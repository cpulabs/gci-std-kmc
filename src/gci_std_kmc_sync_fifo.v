==> flow/design.v <==
`default_nettype none
module gci_std_kmc_sync_fifo
	#(
		parameter N = 16,
		parameter DEPTH = 4,
		parameter D_N = 2
	)
	(
		input iCLOCK,
		input inRESET,
		input iREMOVE,
		output [D_N-1:0] oCOUNT,
		input iWR_EN,
		input [N-1:0] iWR_DATA,
		output oWR_FULL,
		output oWR_ALMOST_FULL,
		input iRD_EN,
		output [N-1:0] oRD_DATA,
		output oRD_EMPTY,
		output oRD_ALMOST_EMPTY
	);
	wire [D_N:0] count, almost_full_count;
	wire full = count[D_N];
	wire empty = (count == {D_N+1{1'b0}})? 1'b1 : 1'b0;
	wire almost_full = full || (count[D_N-1:0] == {D_N{1'b1}});
	wire almost_empty = empty || (count[D_N:0] == {{D_N{1'b0}}, 1'b1});
	reg [D_N:0] b_write_pointer;
	reg [D_N:0] b_read_pointer;
	reg [N-1:0] b_memory [0 : DEPTH-1];
	assign count = b_write_pointer - b_read_pointer;
	assign almost_full_count = (b_write_pointer + {{D_N{1'b0}}, 1'b1}) - b_read_pointer;
	always@(posedge iCLOCK or negedge inRESET)begin
		if(!inRESET)begin
			b_write_pointer <= {D_N+1{1'b0}};
			b_read_pointer <= {D_N+1{1'b0}};
		end
		else if(iREMOVE)begin
			b_write_pointer <= {D_N+1{1'b0}};
			b_read_pointer <= {D_N+1{1'b0}};
		end
		else begin
			if(iWR_EN)begin
				b_write_pointer <= b_write_pointer + {{D_N-1{1'b0}}, 1'b1};
				b_memory [b_write_pointer[D_N-1:0]] <= iWR_DATA;
			end
			if(iRD_EN)begin
				b_read_pointer <= b_read_pointer + {{D_N-1{1'b0}}, 1'b1};
			end
		end
	end  
	assign oRD_DATA = b_memory	[b_read_pointer[D_N-1:0]];
	assign oRD_EMPTY = (count == {D_N+1{1'b0}})? 1'b1 : 1'b0;	 
	assign oRD_ALMOST_EMPTY = (count == {D_N+1{1'b0}} || count == {{D_N{1'b0}}, 1'b1})? 1'b1 : 1'b0; 
	assign oWR_FULL = count[D_N];
	assign oWR_ALMOST_FULL = almost_full_count[D_N] || count[D_N]; 
	assign oCOUNT = count [D_N-1:0];
endmodule
`default_nettype wire
# Tool chain data of gci_std_kmc_sync_fifo
# The steps from the RTL of gci_std_kmc_sync_fifo to its reports follow in flow order.
# Line numbers count from 1 in the design file above.
# Operators carry their Yosys type and port widths (W data, S select, Z words).
# Library cell names are shortened.
# The mark n/a stands for no value.
dict set report inputs {
  top {gci_std_kmc_sync_fifo}
  clock {iCLOCK}
  library {sky130hd}
  corner {tt_025C_1v80}
}

# After elaboration
# Source: Yosys, flattened and elaborated. Widths are those after wreduce. Registers that Yosys merges into a memory's read port (data or address) are not register bits. Print and check cells do not count.
dict set report word_totals {
  output_inout_bits 22
  regBits 70
  word_cells 37
  input_bits 21
}
dict set report op_classes {
  bitwise 1
  n_eq 7
  mux 7
  n_addsub 5
  n_reduce_logical 11
}
# operator count
set ops {}
lappend ops {{$pmux W16 S4} 1}
lappend ops {{$reduce_and A4 Y1} 4}
lappend ops {{$mux W3} 4}
lappend ops {{$add A3 B1 Y3 const B} 3}
lappend ops {{$eq A2 B2 Y1 const B} 4}
lappend ops {{$sub A3 B3 Y3} 2}
lappend ops {{$eq A2 B1 Y1 const B} 2}
lappend ops {{$logic_not A2 Y1} 2}
lappend ops {{$reduce_bool A2 Y1} 2}
lappend ops {{$eq A3 B1 Y1 const B} 1}
lappend ops {{$logic_not A3 Y1} 1}
lappend ops {{$logic_or A1 B1 Y1} 2}
lappend ops {{$mux W1} 2}
lappend ops {{$not A1 Y1} 1}

# Longest topological paths
# Depth = most cells in a row (Yosys ltp): at word level without a register or memory, in the mapped netlist without a sequential cell, where the memories' decode and read muxes count.
dict set report logic_depth {
  ltp_word 4
  ABC_AREA 0
  mapped_depth 5
  depth_no_buf 5
}

# Synthesis result
# Source: synth_stat.txt of the flow (Yosys; design flattened, memories mapped). It holds for the ABC_AREA given above (unset counts as 0); a run with the other value may have another netlist.
# Totals and module areas in this step are rounded.
# type count type_area_um2
set types {}
lappend types {edfxtp_1 64 1.92E+03}
lappend types {mux2i_1 19 190.182}
lappend types {a222oi_1 16 160.154}
lappend types {dfrtp_1 6 150.144}
lappend types {ha_1 11 137.632}
lappend types {inv_1 22 82.579}
lappend types {xor2_1 4 35.034}
lappend types {nor2_1 9 33.782}
lappend types {buf_2 6 30.029}
lappend types {xnor2_1 3 26.275}
lappend types {and2_1 4 25.024}
lappend types {fa_1 1 20.019}
lappend types {nand2_1 3 11.261}
lappend types {and2_2 1 7.507}
lappend types {nor2b_1 1 6.256}
lappend types {nor3_1 1 5.005}
dict set report mapped {
  seq_area_um2 2070
  ff_cells 70
  stdcells 171
  buffers 6
  yosys_area_um2 2840
}

# Worst setup path after synthesis
# Source: OpenSTA report_checks on the synthesized netlist (no wires, ideal clock, input and output delay 20% of the period each), path of least setup slack; recovery checks are left aside. Register names are those of the netlist, which keeps one name where synthesis merged equal registers.
dict set report synth_timing {
  path_type {reg-to-output}
  start {reg b_write_pointer[0]}
  end {out oRD_EMPTY}
  t_arrival_ns 1.604
  path_slack_ns 0.028
  n_path_buf 0
  out_delay_ns 0.408
  delay_ns 1.604
  stages 6
  launch_ns 0.000
  t_required_ns 1.632
  tclk_ns 2.04
  synth_period_reached_ns 2.012
}
# "delay_ns" = arrival - input delay + setup time.
# A path that ends at an output port has no setup time.
# "stages": output pins that drive a net of the path, with the launching flip-flop's if there is one; two outputs of one cell count as two.
# "synth_period_reached_ns" is the clock period less the worst setup slack; recovery checks do not enter. This is arithmetic on one report: input and output delays are still those of the set period (20% each).
# The rows between start and end are the longest chain of elaborated cells between them; the timing report does not say that the signal goes this way. Where chains are equally long, one stands for them.
# A line is the first line of the expression or statement that the cell stems from. Yosys adds cells for indexed reads and writes and turns some case tables into memories.
# At most two assigning lines are given for a register; there are more.
dict set report synth_between {
  cell_sequence {dfrtp_1 > inv_1 > ha_1 > fa_1 > xor2_1 > nor3_1}
  elab_chain_len 3
  cells_between 3
  cone_classes {add/sub (1); mux (1); reduce/logical (1)}
}
# element line
set synth_lines {}
lappend synth_lines {{from (decl)} 27} ;# reg [D_N:0] b_write_pointer;
lappend synth_lines {{from (assign)} 34} ;# b_write_pointer <= {D_N+1{1'b0}};
lappend synth_lines {{from (assign)} 43} ;# b_write_pointer <= b_write_pointer + {{D_N-1{1'b0}}, 1'b1};
lappend synth_lines {{$sub A3 B3 Y3} 30} ;# assign count = b_write_pointer - b_read_pointer;
lappend synth_lines {{$logic_not A3 Y1} 52} ;# assign oRD_EMPTY = (count == {D_N+1{1'b0}})? 1'b1 : 1'b0;
lappend synth_lines {{$mux W1} 52}
lappend synth_lines {{to (decl)} 19} ;# output oRD_EMPTY,
# Nets of the timed path that keep an RTL name, with a line that drives or declares them; the list need not be complete.
# signal line
set synth_nets {}
lappend synth_nets {oWR_FULL 30}

# Timing after layout
# From the final timing report of run 1: the path of least setup slack in the routed layout; clock arrival at registers is part of the times.
dict set report layout_timing {
  path_type {reg-to-output}
  start {reg b_read_pointer[0]}
  end {out oRD_DATA[7]}
  stages 7
  tclk_ns 2.07
  launch_ns 0.32
  t_arrival_ns 1.84
  n_path_buf 3
  t_required_ns 1.66
  path_slack_ns -0.18
  out_delay_ns 0.41
}
# The rows between start and end are the longest chain of elaborated cells between them; the timing report does not say that the signal goes this way. Where chains are equally long, one stands for them.
# At most two assigning lines are given for a register; there are more.
dict set report layout_between {
  cell_sequence {dfrtp_2 > buf_6 > ha_4 > buf_12 > a222oi_1 > mux2i_1 > buf_2}
  elab_chain_len 2
  cells_between 5
  cone_lines 1
  cone_classes {eq/ne (3); mux (1); reduce/logical (1)}
}
# element line
set layout_lines {}
lappend layout_lines {{from (decl)} 28} ;# reg [D_N:0] b_read_pointer;
lappend layout_lines {{from (assign)} 35} ;# b_read_pointer <= {D_N+1{1'b0}};
lappend layout_lines {{from (assign)} 47} ;# b_read_pointer <= b_read_pointer + {{D_N-1{1'b0}}, 1'b1};
lappend layout_lines {{$eq A2 B2 Y1} 51} ;# assign oRD_DATA = b_memory [b_read_pointer[D_N-1:0]];
lappend layout_lines {{$pmux W16 S4} 51}
lappend layout_lines {{to (decl)} 18} ;# output [N-1:0] oRD_DATA,

FLOW RESULTS
============

Module gci_std_kmc_sync_fifo, platform sky130hd: 2 stored runs of the flow (Yosys, OpenROAD) with differing settings, in no particular order. Input and output delays are each 20% of the period that was set; the output load is 0.01 pF.
By "clock_period_reached_ns" is meant the clock period of the run minus its worst setup slack. This is arithmetic on one report: input and output delays are still those of the set period (20% each).
"timing.worst_path_ns": the worst setup path's part of the clock period (all of it between registers, 20% less for each end at a port) less its slack. A launch clock that arrives late makes it longer, a capture clock that arrives late makes it shorter.
"fin_power_mw" rests on the timing tool's default activity at the inputs, not on a simulated workload.
The measured numbers are rounded.

[flow] run 1: files
==> flow/run.sh <==
#!/bin/bash
# the make line also repeats the synthesis and layout settings of config.mk as NAME=value (left out here)
make -C /OpenROAD-flow-scripts/flow DESIGN_CONFIG=/design/flow/config.mk WORK_HOME=/design/flow/orfs CLKGATE_MAP_FILE= finish
==> flow/config.mk <==
export PLATFORM = sky130hd
export DESIGN_NAME = gci_std_kmc_sync_fifo
export DESIGN_NICKNAME = gci_std_kmc_sync_fifo
export VERILOG_FILES = /design/flow/design.v
export SDC_FILE = /design/flow/constraint.sdc
export NUM_CORES = 4
export LEC_CHECK = 0
export CAP_MARGIN = 20
export CORE_MARGIN = 2
export CORE_UTILIZATION = 31
export SLEW_MARGIN = 20
==> flow/constraint.sdc <==
create_clock -name core_clock -period 2.07 [get_ports {iCLOCK}]
set_input_delay 0.4140 -clock core_clock [delete_from_list [all_inputs] [get_ports {iCLOCK}]]
set_output_delay 0.4140 -clock core_clock [all_outputs]
set_load 0.01 [all_outputs]

[flow] run 1: metrics
[metrics] finalUtil_pct = 42.8
[metrics] post_synth_area_um2 = 2840
[metrics] timing.worst_path_ns = 1.84
[metrics] critical_path_type = reg-to-output
[metrics] die_um2 = 9950
[metrics] fin_power_mw = 3.10
[metrics] setupTns_ns = -2.55
[metrics] clock_period_reached_ns = 2.254
[metrics] setup_worst_slack_ns = -0.184
[metrics] cell_area_final_um2 = 3770

[flow] run 2: files
==> flow/run.sh <==
#!/bin/bash
# the make line also repeats the synthesis and layout settings of config.mk as NAME=value (left out here)
make -C /OpenROAD-flow-scripts/flow DESIGN_CONFIG=/design/flow/config.mk WORK_HOME=/design/flow/orfs CLKGATE_MAP_FILE= finish
==> flow/config.mk <==
export PLATFORM = sky130hd
export DESIGN_NAME = gci_std_kmc_sync_fifo
export DESIGN_NICKNAME = gci_std_kmc_sync_fifo
export VERILOG_FILES = /design/flow/design.v
export SDC_FILE = /design/flow/constraint.sdc
export NUM_CORES = 4
export LEC_CHECK = 0
export ABC_AREA = 0
export CAP_MARGIN = 5
export CORE_ASPECT_RATIO = 0.62
export CORE_MARGIN = 2
export CORE_UTILIZATION = 37
export GPL_ROUTABILITY_DRIVEN = 1
export PLACE_DENSITY_LB_ADDON = 0.04
export SETUP_SLACK_MARGIN = 0.17
export SLEW_MARGIN = 20
==> flow/constraint.sdc <==
create_clock -name core_clock -period 1.38 [get_ports {iCLOCK}]
set_input_delay 0.2760 -clock core_clock [delete_from_list [all_inputs] [get_ports {iCLOCK}]]
set_output_delay 0.2760 -clock core_clock [all_outputs]
set_load 0.01 [all_outputs]

[flow] run 2: metrics
[metrics] finalUtil_pct = 56.1
[metrics] post_synth_area_um2 = 2840
[metrics] timing.worst_path_ns = 1.91
[metrics] critical_path_type = reg-to-output
[metrics] die_um2 = 8420
[metrics] fin_power_mw = 5.99
[metrics] setupTns_ns = -15.3
[metrics] clock_period_reached_ns = 2.188
[metrics] setup_worst_slack_ns = -0.808
[metrics] cell_area_final_um2 = 4230
