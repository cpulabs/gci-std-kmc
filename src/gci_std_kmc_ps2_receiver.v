==> flow/design.v <==
`default_nettype none
module gci_std_kmc_chatta_can_50mhz_25us(iCLOCK, inRESET, iDATA, oDATA);
	parameter N = 1;
	input iCLOCK;
	input inRESET;
	input [N-1:0] iDATA;
	output [N-1:0] oDATA;
	reg [N-1:0] bData;
	reg [5:0] counter;
	always@(posedge iCLOCK or negedge inRESET)begin
		if(!inRESET)begin
			bData <= {N{1'b0}};
			counter <= {6{1'b0}};
		end
		else begin
			counter <= counter + 6'h01;
			if(counter == 6'h00)begin
				bData <= iDATA;
			end
		end
	end  
	assign oDATA = bData;
endmodule
`default_nettype wire
`default_nettype none
module gci_std_kmc_ps2_receiver(
		input iCLOCK,
		input inRESET,
		output oPS2MOD_REQ,
		output [7:0] oPS2MOD_DATA,
		input iPS2_CLOCK,
		input iPS2_DATA
	);
	wire [7:0] wRevScancode;
	reg bHighFlag;
	reg [3:0] bState;
	reg [7:0] bPs2Scancode;
	generate
		genvar	i;
		for(i = 0; i < 8; i = i + 1)begin : BIT_REVIRCE
			assign wRevScancode[i] = bPs2Scancode[7-i];
		end
	endgenerate
	wire synthronize_psr_clk;
	wire synthronize_psr_data;
	gci_std_kmc_synchronizer #(2) PS2_SYNCHRONIZER(
		.iCLOCK(iCLOCK),
		.inRESET(inRESET),
		.iRESET_SYNC(1'b0),
		.iDATA({iPS2_CLOCK, iPS2_DATA}),
		.oDATA({synthronize_psr_clk, synthronize_psr_data})
	);
	wire ps2_clk;
	wire ps2_data;
	gci_std_kmc_chatta_can_50mhz_25us #(2) PS2_CHATTA_CAN(
		.iCLOCK(iCLOCK),
		.inRESET(inRESET),
		.iDATA({synthronize_psr_clk, synthronize_psr_data}),
		.oDATA({ps2_clk, ps2_data})
	);
	always@(posedge iCLOCK or negedge inRESET)begin
		if(!inRESET)begin
			bHighFlag <= 1'b0;
			bState <= {4{1'b0}};
			bPs2Scancode <= {8{1'b0}};
		end
		else begin
			if(bState == 4'hB)begin
				bState <= 4'h0;
				bHighFlag <= 1'b0;
			end
			else if(ps2_clk)begin
				bHighFlag <= 1'b1;
			end
			else if(bHighFlag & !ps2_clk)begin
				case(bState)
					4'h0:
						begin
							bState <= bState + {{3{1'b0}}, 1'b1};
							bHighFlag <= 1'b0;
						end
					4'h1, 4'h2, 4'h3, 4'h4, 4'h5, 4'h6, 4'h7, 4'h8:
						begin
							bState <= bState + {{3{1'b0}}, 1'b1};
							bHighFlag <= 1'b0;
							bPs2Scancode <= ((bPs2Scancode << 1) & 8'hFF) |  {7'h00, ps2_data};
						end
					4'h9:
						begin
							bState <= bState + {{3{1'b0}}, 1'b1};
							bHighFlag <= 1'b0;
						end
					default:		 
						begin
							bState <= bState + {{3{1'b0}}, 1'b1};
							bHighFlag <= 1'b0;
						end
				endcase
			end
		end
	end  
	assign oPS2MOD_REQ = (bState == 4'hB)? 1'b1 : 1'b0;
	assign oPS2MOD_DATA = (bState == 4'hB)? wRevScancode : {8{1'b0}};
endmodule
`default_nettype wire
`default_nettype none
module gci_std_kmc_synchronizer
	#(
		parameter P_N = 1
	)(
		input wire iCLOCK,
		input wire inRESET,
		input wire iRESET_SYNC,
		input wire [P_N-1:0] iDATA,
		output wire [P_N-1:0] oDATA
	);
	reg [P_N-1:0] b_buff0;
	reg [P_N-1:0] b_buff1;
	always@(posedge iCLOCK or negedge inRESET)begin
		if(!inRESET)begin
			b_buff0 <= {P_N{1'b0}};
			b_buff1 <= {P_N{1'b0}};
		end
		else if(iRESET_SYNC)begin
			b_buff0 <= {P_N{1'b0}};
			b_buff1 <= {P_N{1'b0}};
		end
		else begin
			b_buff0 <= iDATA;
			b_buff1 <= b_buff0;
		end
	end
	assign oDATA = b_buff1;
endmodule  
`default_nettype wire 
-- From RTL to reports: gci_std_kmc_ps2_receiver
Tool output for the design above, in the order of the flow.
Line numbers count from 1 in the design file above.
Library cell names are shortened.
A cell with n/a has no value.
- top module: gci_std_kmc_ps2_receiver
- clock port: iCLOCK
- standard-cell library: sky130hd
- corner: tt_025C_1v80

-- Word level
Yosys after proc, flatten, opt, wreduce and memory -nomap, before mapping. Memory bits, and registers merged into a memory's read port (data or address), are not among the register bits. Print and check cells are not counted. Equal cells are merged and count once.
- input bits: 4
- register bits at 25
- equality and inequality tests: 10
- $add $sub $neg at 2
- reduce/logical cells at 7
- mux-type cells: 8
- noted bitwise logic cells: 4
- operators with widths (cell ; number):
    4-bit by 3-bit equality test with 1-bit output with constant B ; 4
    4-bit two-way mux ; 3
    4-bit by 2-bit equality test with 1-bit output with constant B ; 2
    4-bit equality test with constant B ; 2
    8-bit by 1-bit OR with 8-bit output ; 1
    8-bit OR reduction ; 1
    8-bit two-way mux ; 1
    6-bit by 1-bit adder with 6-bit output with constant B ; 1
    6-bit zero test ; 1
    4-bit by 1-bit adder with 4-bit output with constant B ; 1
    4-bit by 1-bit equality test with 1-bit output with constant B ; 1
    4-bit AND reduction ; 1
    1-bit two-way mux ; 4
    3-bit nonzero test ; 1
    1-bit inverter ; 2
    2-bit != test with constant B ; 1
    2-bit AND reduction ; 1
    2-bit nonzero test ; 1
    1-bit AND ; 1
    1-bit zero test ; 1

-- Longest topological paths
Longest topological path by Yosys (ltp), each cell counted once; first at word level (registers and memories cut), then after technology mapping (sequential cells cut; the memories' decode and read muxes count).
- noted depth after elaboration: 5
- noted ABC_AREA: 1
- gate-level depth with buffers at 9
- gate-level depth less buffers: 9

-- Mapped cells and area
Yosys stat after the flow's synthesis: flattened, memories mapped to cells. It holds for the ABC_AREA given above (unset counts as 0); a run with the other value may have another netlist.
- cells by type (cell type ; number):
    dfrtp_1 ; 25
    nand2_1 ; 30
    inv_1 ; 22
    ha_1 ; 6
    nand3_1 ; 10
    nor2_1 ; 12
    xor2_1 ; 4
    nand2_2 ; 4
    o21ai_0 ; 5
    nand4_1 ; 2
    buf_6 ; 1
    nand2_4 ; 1
    inv_2 ; 2
    nor2_2 ; 1
    buf_2 ; 1
    nor3_1 ; 1
    o21ai_1 ; 1
- buffers: 2
- synthesis area at 1139.8 um2
- flip-flop cells: 25
- cell count at 128

-- Worst setup path after synthesis
Source: OpenSTA report_checks on the synthesized netlist (no wires, ideal clock, input and output delay 20% of the period each), path of least setup slack; recovery checks are left aside. Register names are those of the netlist, which keeps one name where synthesis merged equal registers.
- path kind: register to output
- from: register bState[0]
- to: output port oPS2MOD_DATA[0]
- noted clock period: 1.93 ns
- noted required time: 1.544 ns
- noted stages: 7
- noted setup slack: 0.451 ns
- noted delay of the path: 1.093 ns
- data arrival time at 1.093 ns
- output delay at 0.386 ns
- noted time at the first pin: 0.000 ns
- path buffers at 1
- period reached after synthesis: 1.479 ns
"delay of the path" is the arrival time less input delay plus setup time.
A path that ends at an output port has no setup time.
"stages" counts driving pins, that of a launching flip-flop among them; a cell with two outputs on the path counts twice.
"period reached after synthesis" is the clock period less the worst setup slack; recovery checks do not enter. This is arithmetic on one report: input and output delays are still those of the set period (20% each).
Between the ends stands the longest chain of elaborated cells between them, by number of cells; it is not shown to be the way that was timed. Of several equally long chains one is given.
Each line given opens the expression or statement behind the cell; cells for indexed reads and writes are added by Yosys, which also makes memories of some case tables.
At most two assigning lines are given for a register; there are more.
- cells stage by stage: dfrtp_1 ha_1 inv_1 nor2_2 nand2_2 buf_2 nor2_1
- noted cells in the longest elaborated chain: 2
- RTL lines, path after synthesis (element ; line ; source):
    start, declared ; 36 ; reg [3:0] bState;
    start, assigned ; 79 ; bState <= bState + {{3{1'b0}}, 1'b1};
    start, assigned ; 84 ; bState <= bState + {{3{1'b0}}, 1'b1};
    4-bit equality test ; 103 ; assign oPS2MOD_DATA = (bState == 4'hB)? wRevScancode : {8{1'b0}};
    8-bit two-way mux ; 103 ;
    end, declared ; 30 ; output [7:0] oPS2MOD_DATA,

-- Timing after layout
Path of least setup slack in the final report of entry A (OpenROAD, finished layout, wires in). Where an end is a register, its clock arrival counts in the times.
- path kind: register to output
- from: register bState[0]
- to: output port oPS2MOD_DATA[5]
- path buffers at 1
- noted clock period: 1.98 ns
- output delay at 0.40 ns
- noted required time: 1.58 ns
- data arrival time at 1.46 ns
- noted setup slack: 0.12 ns
- noted time at the first pin: 0.28 ns
- noted stages: 7
Between the ends stands the longest chain of elaborated cells between them, by number of cells; it is not shown to be the way that was timed. Of several equally long chains one is given.
At most two assigning lines are given for a register; there are more.
- cells stage by stage: dfrtp_1 ha_1 inv_1 nor2_4 nand2_4 nor2_1 clkbuf_2
- noted cells in the longest elaborated chain: 2
- RTL lines, path post-layout (element ; line ; source):
    start, declared ; 36 ; reg [3:0] bState;
    start, assigned ; 79 ; bState <= bState + {{3{1'b0}}, 1'b1};
    start, assigned ; 84 ; bState <= bState + {{3{1'b0}}, 1'b1};
    4-bit equality test ; 103 ; assign oPS2MOD_DATA = (bState == 4'hB)? wRevScancode : {8{1'b0}};
    8-bit two-way mux ; 103 ;
    end, declared ; 30 ; output [7:0] oPS2MOD_DATA,

Data sheet: physical implementation of gci_std_kmc_ps2_receiver

Design gci_std_kmc_ps2_receiver on sky130hd. What follows are 2 stored runs of the flow, each under its own settings; their order means nothing. The constraints put input and output delay at 20% of the set period each and load the outputs with 0.01 pF.
By "period achieved" is meant the clock period of the run minus its worst setup slack. This is arithmetic on one report: input and output delays are still those of the set period (20% each).
"critical path time" is the time allowed to the run's worst setup path (the clock period less input and output delay, where it has them) less its slack. Clock arrival times count: a late capture clock shortens it, a late launch clock lengthens it.
"total design power" rests on the timing tool's default activity at the inputs, not on a simulated workload.

Entry A

==> flow/run.sh <==
#!/bin/bash
# the make line also repeats the synthesis and layout settings of config.mk as NAME=value (left out here)
make -C /OpenROAD-flow-scripts/flow DESIGN_CONFIG=/design/flow/config.mk WORK_HOME=/design/flow/orfs CLKGATE_MAP_FILE= finish
==> flow/config.mk <==
export PLATFORM = sky130hd
export DESIGN_NAME = gci_std_kmc_ps2_receiver
export DESIGN_NICKNAME = gci_std_kmc_ps2_receiver
export VERILOG_FILES = /design/flow/design.v
export SDC_FILE = /design/flow/constraint.sdc
export NUM_CORES = 4
export LEC_CHECK = 0
export ABC_AREA = 1
export CAP_MARGIN = 20
export CELL_PAD_IN_SITES_DETAIL_PLACEMENT = 2
export CELL_PAD_IN_SITES_GLOBAL_PLACEMENT = 0
export CORE_MARGIN = 2
export CORE_UTILIZATION = 28
export CTS_CLUSTER_DIAMETER = 87
export CTS_CLUSTER_SIZE = 98
export GPL_ROUTABILITY_DRIVEN = 0
export MAX_ROUTING_LAYER = met4
export MIN_ROUTING_LAYER = met2
export PLACE_DENSITY = 0.58
export SLEW_MARGIN = 20
export TNS_END_PERCENT = 80
==> flow/constraint.sdc <==
create_clock -name core_clock -period 1.98 [get_ports {iCLOCK}]
set_input_delay 0.3960 -clock core_clock [delete_from_list [all_inputs] [get_ports {iCLOCK}]]
set_output_delay 0.3960 -clock core_clock [all_outputs]
set_load 0.01 [all_outputs]

Measured in entry A:
- total die area at 4597.5 um2
- standard-cell area after layout at 1373.8 um2
- total design power at 0.0008641 W
- period achieved: 1.858 ns
- noted the setup slack of the critical path: 0.122 ns
- setup total negative slack: 0.000 ns
- noted the critical path time: 1.46 ns
- worst setup path type: register to output
- synthesis area: 1139.8 um2

Entry B

==> flow/run.sh <==
#!/bin/bash
# the make line also repeats the synthesis and layout settings of config.mk as NAME=value (left out here)
make -C /OpenROAD-flow-scripts/flow DESIGN_CONFIG=/design/flow/config.mk WORK_HOME=/design/flow/orfs CLKGATE_MAP_FILE= finish
==> flow/config.mk <==
export PLATFORM = sky130hd
export DESIGN_NAME = gci_std_kmc_ps2_receiver
export DESIGN_NICKNAME = gci_std_kmc_ps2_receiver
export VERILOG_FILES = /design/flow/design.v
export SDC_FILE = /design/flow/constraint.sdc
export NUM_CORES = 4
export LEC_CHECK = 0
export CAP_MARGIN = 20
export CORE_MARGIN = 2
export CORE_UTILIZATION = 40
export SLEW_MARGIN = 20
==> flow/constraint.sdc <==
create_clock -name core_clock -period 1.3 [get_ports {iCLOCK}]
set_input_delay 0.2600 -clock core_clock [delete_from_list [all_inputs] [get_ports {iCLOCK}]]
set_output_delay 0.2600 -clock core_clock [all_outputs]
set_load 0.01 [all_outputs]

Measured in entry B:
- total die area at 3157.9 um2
- standard-cell area after layout at 1574.0 um2
- noted the critical path time: 1.55 ns
- worst setup path type: register to output
- period achieved: 1.812 ns
- total design power at 0.001154 W
- synthesis area: 1089.8 um2
- setup total negative slack: -6.919 ns
- noted the setup slack of the critical path: -0.512 ns
